==> flow/design.v <==
module VGADriver(
			input clk_25m,	 
			input rst_n,	 
			input pixel_r, pixel_g, pixel_b,
			output[11: 0] row, colum, 
			output vga_r,	 
			output vga_g,	 
			output vga_b,	 
			output reg vga_hsy,	 
			output reg vga_vsy	 
		);
wire clk;
assign clk = clk_25m;
parameter VGA_HTT = 12'd800-12'd1;	 
parameter VGA_HST = 12'd96;		 
parameter VGA_HBP = 12'd48; 
parameter VGA_HVT = 12'd640;	 
parameter VGA_HFP = 12'd16;		 
parameter VGA_VTT = 12'd525-12'd1;	 
parameter VGA_VST = 12'd2;		 
parameter VGA_VBP = 12'd33; 
parameter VGA_VVT = 12'd480;	 
parameter VGA_VFP = 12'd10;		 
parameter VGA_CORBER = 12'd80;	 
reg[11:0] xcnt;
reg[11:0] ycnt;
always @(posedge clk or negedge rst_n)
	if(!rst_n) xcnt <= 12'd0;
	else if(xcnt >= VGA_HTT) xcnt <= 12'd0;
	else xcnt <= xcnt+1'b1;
always @(posedge clk or negedge rst_n)
	if(!rst_n) ycnt <= 12'd0;
	else if(xcnt == VGA_HTT) begin
		if(ycnt >= VGA_VTT) ycnt <= 12'd0;
		else ycnt <= ycnt+1'b1;
	end
	else ;
always @(posedge clk or negedge rst_n)
	if(!rst_n) vga_hsy <= 1'b0;
	else if(xcnt < VGA_HST) vga_hsy <= 1'b1;
	else vga_hsy <= 1'b0;
always @(posedge clk or negedge rst_n)
	if(!rst_n) vga_vsy <= 1'b0;
	else if(ycnt < VGA_VST) vga_vsy <= 1'b1;
	else vga_vsy <= 1'b0;	
reg vga_valid;	 
reg[11: 0] row_r, colum_r;
assign row = row_r;
assign colum = colum_r;
always @(posedge clk or negedge rst_n)
	if(!rst_n) vga_valid <= 1'b0;
	else 
		if((xcnt >= (VGA_HST+VGA_HBP)) && (xcnt < (VGA_HST+VGA_HBP+VGA_HVT))
				&& (ycnt >= (VGA_VST+VGA_VBP)) && (ycnt < (VGA_VST+VGA_VBP+VGA_VVT))) begin
		 vga_valid <= 1'b1;
		 colum_r = (xcnt - (VGA_HST+VGA_HBP));
		 row_r = (ycnt - (VGA_VST+VGA_VBP));
		 if (row_r < 400) vga_valid <= 1'b1;
		 else vga_valid <= 1'b0;
		 end
	else vga_valid <= 1'b0;
assign vga_r = vga_valid ? pixel_r:1'b0;
assign vga_g = vga_valid ? pixel_g:1'b0;	
assign vga_b = vga_valid ? pixel_b:1'b0;	
endmodule
== Step by step through the tools: VGADriver ==
The steps from the RTL of VGADriver to its reports follow in flow order.
Line numbers count from 1 in the design file above.
Not given: --
Set-up
  top: VGADriver
  clock port: clk_25m
  standard-cell library: sky130hd
  library corner: tt_025C_1v80

== Word level ==
Counts by Yosys on the flattened word-level netlist (proc, flatten, opt, wreduce; memories kept). Register bits leave out memories and registers merged into their read ports (data or address); mux counts leave out enables and synchronous resets folded into registers. Print and check cells are left out. Cells with the same type and inputs are merged into one.
Bit counts
  flip-flop bits (word level): 51
  input bits: 5
  output and inout port bits: 29
  word-level cells: 34
Cells by class
  $add $sub $neg: 4
  order comparisons: 9
  equal/unequal tests: 1
  multiplexer cells: 9
  reduce/logical cells: 4
Operator list (number)
  12-bit by 1-bit adder with 12-bit output (second input constant): 2
  12-bit by 10-bit greater-or-equal comparator with 1-bit output (second input constant): 2
  12-bit by 10-bit less-than comparator with 1-bit output (second input constant): 2
  12-bit two-way mux: 2
  12-bit by 10-bit equality test with 1-bit output (second input constant): 1
  12-bit by 2-bit less-than comparator with 1-bit output (second input constant): 1
  12-bit by 6-bit subtractor with 12-bit output (second input constant): 1
  12-bit by 6-bit greater-or-equal comparator with 1-bit output (second input constant): 1
  12-bit by 7-bit less-than comparator with 1-bit output (second input constant): 1
  12-bit by 8-bit subtractor with 12-bit output (second input constant): 1
  12-bit by 8-bit greater-or-equal comparator with 1-bit output (second input constant): 1
  12-bit by 9-bit less-than comparator with 1-bit output (second input constant): 1
  1-bit two-way mux: 7
  1-bit logical AND: 3
  2-bit AND reduction: 1

== Longest topological paths ==
Yosys ltp: most cells in a row. Word level: on the elaborated netlist, between registers, memories and ports. Mapped: between sequential cells and ports; inverters and the memories' decode and read muxes count.
Depth
  word-level depth: 5
  ABC_AREA: 0
  mapped depth: 7
  mapped depth without buffers: 7

== Synthesis result ==
Yosys stat after the flow's synthesis: flattened, memories mapped to cells. It holds for the ABC_AREA given above (unset counts as 0); a run with the other value may have another netlist.
The area totals of this step are shown rounded.
Cells by type
  sky130_fd_sc_hd__edfxtp_1: number 24, total area 720.691 µm²
  sky130_fd_sc_hd__dfrtp_1: number 27, total area 675.648 µm²
  sky130_fd_sc_hd__xor2_1: number 13, total area 113.859 µm²
  sky130_fd_sc_hd__nor2_1: number 27, total area 101.347 µm²
  sky130_fd_sc_hd__ha_1: number 7, total area 87.584 µm²
  sky130_fd_sc_hd__nand2_1: number 21, total area 78.826 µm²
  sky130_fd_sc_hd__xnor2_1: number 7, total area 61.309 µm²
  sky130_fd_sc_hd__clkbuf_1: number 12, total area 45.043 µm²
  sky130_fd_sc_hd__nand3_1: number 9, total area 45.043 µm²
  sky130_fd_sc_hd__inv_1: number 11, total area 41.29 µm²
  sky130_fd_sc_hd__and2_1: number 6, total area 37.536 µm²
  sky130_fd_sc_hd__o31ai_1: number 5, total area 37.536 µm²
  sky130_fd_sc_hd__or4_1: number 5, total area 37.536 µm²
  sky130_fd_sc_hd__and4_1: number 3, total area 26.275 µm²
  sky130_fd_sc_hd__nor4_1: number 4, total area 25.024 µm²
  sky130_fd_sc_hd__a21oi_1: number 4, total area 20.019 µm²
  sky130_fd_sc_hd__o21ai_1: number 4, total area 20.019 µm²
  sky130_fd_sc_hd__a31oi_1: number 3, total area 18.768 µm²
Not listed: further types 24, cells in them 35.
Mapped netlist
  mapped cells: 227
  chip area (Yosys): 2460 µm²
  sequential area: 1400 µm²
  flip-flops: 51
  buffers: 13

== Timing after synthesis ==
OpenSTA on the mapped netlist: ideal clock, no wires. The path of least setup slack (recovery checks aside). Input and output delay are each 20% of the period. Register names are those of the netlist, which keeps one name where synthesis merged equal registers.
Timing after synthesis
  kind: flip-flop to flip-flop
  from: register ycnt[0]
  to: register colum_r[0]
  period: 3970 ps
  setup time: 405 ps
  launch time at the first pin: 0 ps
  data arrival time: 2702 ps
  required time: 3565 ps
  path slack: 863 ps
  path delay: 3107 ps
  driving pins on the path: 8
  path buffers: 1
  synthesis period reached: 3107 ps
"path delay" is the arrival time less input delay plus setup time.
"driving pins on the path": output pins that drive a net of the path, with the launching flip-flop's if there is one; two outputs of one cell count as two.
"synthesis period reached" is the clock period less the worst setup slack; recovery checks do not enter. This is arithmetic on one report: input and output delays are still those of the set period (20% each).
The rows between start and end are the longest chain of elaborated cells between them; the timing report does not say that the signal goes this way. Where chains are equally long, one stands for them.
A line is the first line of the expression or statement that the cell stems from. Yosys adds cells for indexed reads and writes and turns some case tables into memories.
At most two assigning lines are given for a register; there are more.
Between the ends, after synthesis
  path through: sky130_fd_sc_hd__dfrtp_1 -> sky130_fd_sc_hd__ha_1 -> sky130_fd_sc_hd__clkbuf_1 -> sky130_fd_sc_hd__or4_1 -> sky130_fd_sc_hd__o21a_1 -> sky130_fd_sc_hd__nor2_1 -> sky130_fd_sc_hd__nand4b_1 -> sky130_fd_sc_hd__nor2_1
  cells in the longest elaborated chain: 4
  elaborated cells on any way between the ends: 5
  source lines of those cells: 2
  those cells by class: compare (2); reduce/logical (3)
RTL lines, path after synthesis
  start: declaration: RTL line 26  | reg[11:0] ycnt;
  start: assignment: RTL line 32  | if(!rst_n) ycnt <= 12'd0;
  start: assignment: RTL line 35  | else ycnt <= ycnt+1'b1;
  12-bit by 6-bit greater-or-equal comparator with 1-bit output: RTL line 54  | && (ycnt >= (VGA_VST+VGA_VBP)) && (ycnt < (VGA_VST+VGA_VBP+VGA_VVT))) begin
  1-bit logical AND (2 in a row): RTL line 53  | if((xcnt >= (VGA_HST+VGA_HBP)) && (xcnt < (VGA_HST+VGA_HBP+VGA_HVT))
  2-bit AND reduction
  end: assignment: RTL line 56  | colum_r = (xcnt - (VGA_HST+VGA_HBP));
  end: declaration: RTL line 47  | reg[11: 0] row_r, colum_r;

== Timing after layout ==
From the final timing report of flow run A: the path of least setup slack in the routed layout; clock arrival at registers is part of the times.
The report prints the path's times to 10 ps; the period is as set.
Timing after layout
  kind: flip-flop to flip-flop
  from: register ycnt[4]
  to: register row_r[8]
  period: 2900 ps
  setup time: 280 ps
  launch time at the first pin: 290 ps
  data arrival time: 2290 ps
  required time: 2910 ps
  path slack: 620 ps
  driving pins on the path: 8
  path buffers: 2
The rows between start and end are the longest chain of elaborated cells between them; the timing report does not say that the signal goes this way. Where chains are equally long, one stands for them.
At most two assigning lines are given for a register; there are more.
The path ends at the enable pin of a flip-flop; only ways to that pin are counted.
Between the ends, after layout
  path through: sky130_fd_sc_hd__dfrtp_1 -> sky130_fd_sc_hd__or4_4 -> sky130_fd_sc_hd__o21a_1 -> sky130_fd_sc_hd__nor2_1 -> sky130_fd_sc_hd__nand4b_1 -> sky130_fd_sc_hd__nor2_4 -> sky130_fd_sc_hd__buf_12 -> sky130_fd_sc_hd__buf_16
  cells in the longest elaborated chain: 4
  elaborated cells on any way between the ends: 5
  source lines of those cells: 2
  those cells by class: compare (2); reduce/logical (3)
RTL lines, path after layout
  start: declaration: RTL line 26  | reg[11:0] ycnt;
  start: assignment: RTL line 32  | if(!rst_n) ycnt <= 12'd0;
  start: assignment: RTL line 35  | else ycnt <= ycnt+1'b1;
  12-bit by 6-bit greater-or-equal comparator with 1-bit output: RTL line 54  | && (ycnt >= (VGA_VST+VGA_VBP)) && (ycnt < (VGA_VST+VGA_VBP+VGA_VVT))) begin
  1-bit logical AND (2 in a row): RTL line 53  | if((xcnt >= (VGA_HST+VGA_HBP)) && (xcnt < (VGA_HST+VGA_HBP+VGA_HVT))
  2-bit AND reduction
  end: assignment: RTL line 57  | row_r = (ycnt - (VGA_VST+VGA_VBP));
  end: declaration: RTL line 47  | reg[11: 0] row_r, colum_r;

==> runs of VGADriver <==
2 stored runs of VGADriver in the flow (synthesis by Yosys, layout by OpenROAD, sky130hd cells), in arbitrary order. Constraints: input delay and output delay 20% of the set period each, output load 0.01 pF.
"time used up by the worst setup path": the worst setup path's part of the clock period (all of it between registers, 20% less for each end at a port) less its slack. A launch clock that arrives late makes it longer, a capture clock that arrives late makes it shorter.
"time used up by the worst setup path" is given in steps of 10 ps.
The measured numbers are rounded.

==> flow run A: settings <==
{ "period_ns": 2.9, "CORE_UTILIZATION": 17, "SETUP_SLACK_MARGIN": 0.86, "PLACE_DENSITY_LB_ADDON": 0.11, "ABC_AREA": 0, "GPL_TIMING_DRIVEN": 1, "CTS_CLUSTER_DIAMETER": 281, "MIN_ROUTING_LAYER": "met1", "CAP_MARGIN": 20, "CORE_MARGIN": 2, "SLEW_MARGIN": 20 }
==> flow run A: results <==
utilization of the finished layout: 24.8%
time used up by the worst setup path: 2280 ps
worst setup path type: flip-flop to flip-flop
full die area: 15500 µm²
standard-cell area of the final layout: 3470 µm²
post-route setup TNS: 0 ps
worst hold slack in the final report: 501 ps
worst slack on setup checks: 623 ps
post-synthesis cell area: 2460 µm²

==> flow run B: settings <==
{ "period_ns": 2.16, "CORE_UTILIZATION": 65, "SETUP_SLACK_MARGIN": 0.52, "PLACE_DENSITY_LB_ADDON": 0.3, "HOLD_SLACK_MARGIN": 0.15, "CELL_PAD_IN_SITES_DETAIL_PLACEMENT": 0, "GPL_ROUTABILITY_DRIVEN": 1, "CTS_CLUSTER_SIZE": 93, "CTS_CLUSTER_DIAMETER": 202, "MIN_ROUTING_LAYER": "met1", "MAX_ROUTING_LAYER": "met5", "CAP_MARGIN": 20, "CORE_MARGIN": 2, "SLEW_MARGIN": 20 }
==> flow run B: results <==
unfinished; error DPL-0033 in routing
